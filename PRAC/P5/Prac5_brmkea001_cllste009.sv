==> flow/design.v <==
module ALU(
    input clk,
  	input [7:0] A,B,
  	input [3:0] ALU_Sel,
  	output reg [7:0] ALU_out
);
reg [7:0] ALU_result;
  always@(posedge clk)  
    begin
        case(ALU_Sel)
            4'b0000:  
           		ALU_result = A + B ; 
            4'b0001:  
               	ALU_result = A - B ;
            4'b0010:  
               	ALU_result = A * B;
            4'b0011:  
               	ALU_result = A / B;
            4'b0100:  
               	ALU_result = ALU_out + A;
            4'b0101:  
               	ALU_result = ALU_out * A;
            4'b0110:  
               	ALU_result = ALU_out + (A * B);
            4'b0111:  
               	ALU_result =  {A[6:0],A[7]};
            4'b1000:  
              	ALU_result =  {A[0],A[7:1]};
            4'b1001:  
              	ALU_result = A & B;
            4'b1010:  
              	ALU_result = A | B;
            4'b1011:  
              	ALU_result = A ^ B;
            4'b1100:  
              	ALU_result = ~(A & B);
            4'b1101:  
              	ALU_result = (A == B) ? 8'hFF : 0;
            4'b1110:  
              	ALU_result = (A > B) ? 8'hFF : 0;
            4'b1111:  
              	ALU_result = (A < B) ? 8'hFF : 0;
            default: ALU_result = A;
        endcase
        ALU_out <= ALU_result;
    end    
endmodule
# --- Tool chain data of ALU ---
# What the tools print for ALU, step after step.
# Lines are those of the file above, counted from 1.
# Operators carry their Yosys type and port widths (W data, S select, Z words).
# Library cell names are shortened.
inputs:
  top: "ALU"
  clk_port: "clk"
  lib: "sky130hd"
  pvt_corner: "tt_025C_1v80"

# --- After elaboration ---
# Yosys after proc, flatten, opt, wreduce and memory -nomap, before mapping. Enables and synchronous resets that opt folds into registers are not counted as muxes. Memory bits, and registers merged into a memory's read port (data or address), are not among the register bits. Print and check cells are not counted. Equal cells are merged and count once.
classes:
  n_addsub: 4
  multipliers: 2
  div_mod_pow: 1
  n_cmp: 2
  equal: 16
  muxes: 4
  logic: 4
  n_reduce_logical: 1
op_table:
  columns: ["cell", "count"]
  rows:
  - ["$mul A8 B8 Y8", 2]
  - ["$pmux W8 S16", 1]
  - ["$div A8 B8 Y8", 1]
  - ["$eq A4 B4 Y1 const B", 8]
  - ["$add A8 B8 Y8", 3]
  - ["$mux W8", 3]
  - ["$eq A4 B3 Y1 const B", 4]
  - ["$eq A4 B2 Y1 const B", 2]
  - ["$sub A8 B8 Y8", 1]
  - ["$gt A8 B8 Y1", 1]
  - ["$lt A8 B8 Y1", 1]
  - ["$eq A8 B8 Y1", 1]
  - ["$and A8 B8 Y8", 1]
  - ["$or A8 B8 Y8", 1]
  - ["$xor A8 B8 Y8", 1]
  - ["$not A8 Y8", 1]
  - ["$eq A4 B1 Y1 const B", 1]
  - ["$logic_not A4 Y1", 1]
bits:
  ff_bits: 8
  inputBits: 21
  output_inout_bits: 8
  wordCells: 35

# --- Depth ---
# Longest topological path by Yosys (ltp), each cell counted once; first at word level (registers and memories cut), then after technology mapping (sequential cells cut; the memories' decode and read muxes count).
logic_depth:
  depth_word: 3
  ABC_AREA: 0
  depth_mapped: 61
  ltp_nobuf: 59

# --- After synthesis ---
# Yosys stat after the flow's synthesis: flattened, memories mapped to cells. It holds for the ABC_AREA given above (unset counts as 0); a run with the other value may have another netlist.
by_type:
  columns: ["type", "count", "type_area_um2"]
  rows:
  - ["ha_1", 102, 1.28E+03]
  - ["fa_1", 27, 540.518]
  - ["xnor2_1", 42, 367.853]
  - ["nor2_1", 76, 285.274]
  - ["inv_1", 72, 270.259]
  - ["a21oi_1", 45, 225.216]
  - ["nand2_1", 50, 187.68]
  - ["dfxtp_1", 8, 160.154]
  - ["o21ai_0", 30, 150.144]
  - ["o21a_1", 18, 135.13]
  - ["nor3_1", 26, 130.125]
  - ["mux2_2", 11, 123.869]
  - ["and2_1", 18, 112.608]
  - ["xor2_1", 10, 87.584]
  - ["a21o_1", 11, 82.579]
  - ["clkbuf_1", 22, 82.579]
  - ["o21bai_1", 8, 60.058]
  - ["nand2b_1", 9, 56.304]
# Not listed: further types 43, cells in them 103.
mapped:
  cell_count: 688
  yosys_area_um2: 5111.2
  seqArea_um2: 160.2
  ff_cells: 8
  n_buf: 28

# --- Timing after synthesis ---
# Source: OpenSTA report_checks on the synthesized netlist (no wires, ideal clock, input and output delay 20% of the period each), path of least setup slack; recovery checks are left aside. Register names are those of the netlist, which keeps one name where synthesis merged equal registers.
synth_timing:
  path_type: "input to register"
  from: "in B[5]"
  to: "reg ALU_out[0]"
  tclk_ps: 28900
  input_delay_ps: 5780
  setup_ps: 122
  launch_ps: 5780
  arrival_ps: 16020
  t_required_ps: 28778
  setup_slack_ps: 12758
  delay_ps: 10362
  driving_pins: 53
  path_buffers: 2
  synth_period_reached_ps: 16142
# "delay_ps" = arrival - input delay + setup time.
# "driving_pins": output pins that drive a net of the path, with the launching flip-flop's if there is one; two outputs of one cell count as two.
# "synth_period_reached_ps" = period - worst setup slack (recovery checks aside). The figure is calculated, with input and output delays left at 20% of the set period.
synth_via:
  path_cell_list: "or3_4 -> or2_1 -> nor2_1 -> a21oi_1 -> a21oi_1 -> ha_1 -> a21oi_1 -> nor3_1 -> o22a_1 -> ha_1 -> o21a_1 -> o21a_1 -> o211ai_1 -> o21ai_0 -> ha_1 -> o21a_1 -> o21a_1 -> o21a_1 -> (+17 left out) -> mux2_2 -> ha_1 -> o21a_1 -> o21ai_0 -> a21boi_0 -> o21a_1 -> o21ai_0 -> a21oi_1 -> mux2_2 -> ha_1 -> o21a_1 -> o21a_1 -> o21ai_0 -> nand2b_1 -> a21oi_1 -> nor2b_1 -> o21ai_0 -> a21oi_1"
  cone_cells: 8
  cone_lines: 5
  classes_between: "1 x div; 2 x compare; 1 x eq/ne; 4 x mux"
synth_rtl:
  columns: ["element", "line_no", "source"]
  rows:
  - ["from (decl)", 3, "input [7:0] A,B,"]
  - ["to (assign)", 45, "ALU_out <= ALU_result;"]
  - ["to (decl)", 5, "output reg [7:0] ALU_out"]
# No chain of elaborated cells between the ends is given.

# --- Worst path after layout ---
# Path of least setup slack in the final report of flow run A (OpenROAD, finished layout, wires in). Where an end is a register, its clock arrival counts in the times.
# The report prints the path's times to 10 ps; the period is as set.
layout_timing:
  path_type: "input to register"
  from: "in B[7]"
  to: "reg ALU_out[0]"
  tclk_ps: 21300
  input_delay_ps: 4260
  setup_ps: 120
  launch_ps: 4260
  arrival_ps: 16840
  t_required_ps: 21420
  setup_slack_ps: 4580
  driving_pins: 53
  path_buffers: 1
layout_via:
  path_cell_list: "clkdlybuf4s50_1 -> or3_4 -> or2_1 -> nor2_1 -> a21oi_1 -> a21oi_1 -> ha_1 -> a21oi_1 -> nor3_1 -> o22a_1 -> ha_1 -> o21a_1 -> o21a_1 -> o211ai_1 -> o21ai_0 -> ha_1 -> o21a_1 -> o21a_1 -> (+17 left out) -> mux2_2 -> ha_1 -> o21a_1 -> o21ai_0 -> a21boi_0 -> o21a_1 -> o21ai_0 -> a21oi_1 -> mux2_2 -> ha_1 -> o21a_1 -> o21a_1 -> o21ai_0 -> nand2b_1 -> a21oi_1 -> nor2b_1 -> o21ai_0 -> a21oi_1"
  cone_cells: 8
  cone_lines: 5
  classes_between: "1 x div; 2 x compare; 1 x eq/ne; 4 x mux"
layout_rtl:
  columns: ["element", "line_no", "source"]
  rows:
  - ["from (decl)", 3, "input [7:0] A,B,"]
  - ["to (assign)", 45, "ALU_out <= ALU_result;"]
  - ["to (decl)", 5, "output reg [7:0] ALU_out"]
# No chain of elaborated cells between the ends is given.

Design ALU on sky130hd. What follows are 2 stored runs of the flow, each under its own settings; their order means nothing. The constraints put input and output delay at 20% of the set period each and load the outputs with 0.01 pF.
"achievedPeriod_ps": clock period set for the run, less the worst setup slack. It is reckoned from that one timing run; input and output delays stay at 20% of the period that was set.
"timing.worst_path_ps": the worst setup path's part of the clock period (all of it between registers, 20% less for each end at a port) less its slack. A launch clock that arrives late makes it longer, a capture clock that arrives late makes it shorter.
By "design_power_uw" is meant OpenSTA's value without simulated activity: inputs other than the clock are taken to toggle once in ten clock periods, and the tool carries that through the logic.
"timing.worst_path_ps" is known to 10 ps.

--- flow run A ---
==> flow/run.sh <==
#!/bin/bash
# the make line also repeats the synthesis and layout settings of config.mk as NAME=value (left out here)
make -C /OpenROAD-flow-scripts/flow DESIGN_CONFIG=/design/flow/config.mk WORK_HOME=/design/flow/orfs CLKGATE_MAP_FILE= finish
==> flow/config.mk <==
export PLATFORM = sky130hd
export DESIGN_NAME = ALU
export DESIGN_NICKNAME = ALU
export VERILOG_FILES = /design/flow/design.v
export SDC_FILE = /design/flow/constraint.sdc
export NUM_CORES = 4
export LEC_CHECK = 0
export CAP_MARGIN = 20
export CORE_MARGIN = 2
export CORE_UTILIZATION = 40
export SLEW_MARGIN = 20
==> flow/constraint.sdc <==
create_clock -name core_clock -period 21.3 [get_ports {clk}]
set_input_delay 4.2600 -clock core_clock [delete_from_list [all_inputs] [get_ports {clk}]]
set_output_delay 4.2600 -clock core_clock [all_outputs]
set_load 0.01 [all_outputs]

==> results, as YAML <==
results:
  post_synth_area_um2: 5111.2
  final_die_area_um2: 13698.4
  final_stdcell_area_um2: 5657.9
  layout_utilization_pct: 45.0
  setup_ws_ps: 4577
  final_hold_ws_ps: 767
  design_power_uw: 338.4
  achievedPeriod_ps: 16723
  timing.worst_path_ps: 12460
  critical_path_kind: "input to register"

--- flow run B ---
==> flow/run.sh <==
#!/bin/bash
# the make line also repeats the synthesis and layout settings of config.mk as NAME=value (left out here)
make -C /OpenROAD-flow-scripts/flow DESIGN_CONFIG=/design/flow/config.mk WORK_HOME=/design/flow/orfs CLKGATE_MAP_FILE= finish
==> flow/config.mk <==
export PLATFORM = sky130hd
export DESIGN_NAME = ALU
export DESIGN_NICKNAME = ALU
export VERILOG_FILES = /design/flow/design.v
export SDC_FILE = /design/flow/constraint.sdc
export NUM_CORES = 4
export LEC_CHECK = 0
export ABC_AREA = 1
export CAP_MARGIN = 30
export CORE_MARGIN = 9
export CORE_UTILIZATION = 32
export CTS_CLUSTER_DIAMETER = 321
export GPL_TIMING_DRIVEN = 1
export PLACE_DENSITY = 0.89
export SETUP_SLACK_MARGIN = -1.85
export SLEW_MARGIN = 20
export TNS_END_PERCENT = 75
==> flow/constraint.sdc <==
create_clock -name core_clock -period 21.9 [get_ports {clk}]
set_input_delay 4.3800 -clock core_clock [delete_from_list [all_inputs] [get_ports {clk}]]
set_output_delay 4.3800 -clock core_clock [all_outputs]
set_load 0.01 [all_outputs]

==> results, as YAML <==
results:
  post_synth_area_um2: 5790.6
  final_die_area_um2: 23262.4
  final_stdcell_area_um2: 6373.6
  layout_utilization_pct: 36.3
  setup_ws_ps: 8026
  final_hold_ws_ps: 796
  design_power_uw: 323
  achievedPeriod_ps: 13874
  timing.worst_path_ps: 9490
  critical_path_kind: "input to register"
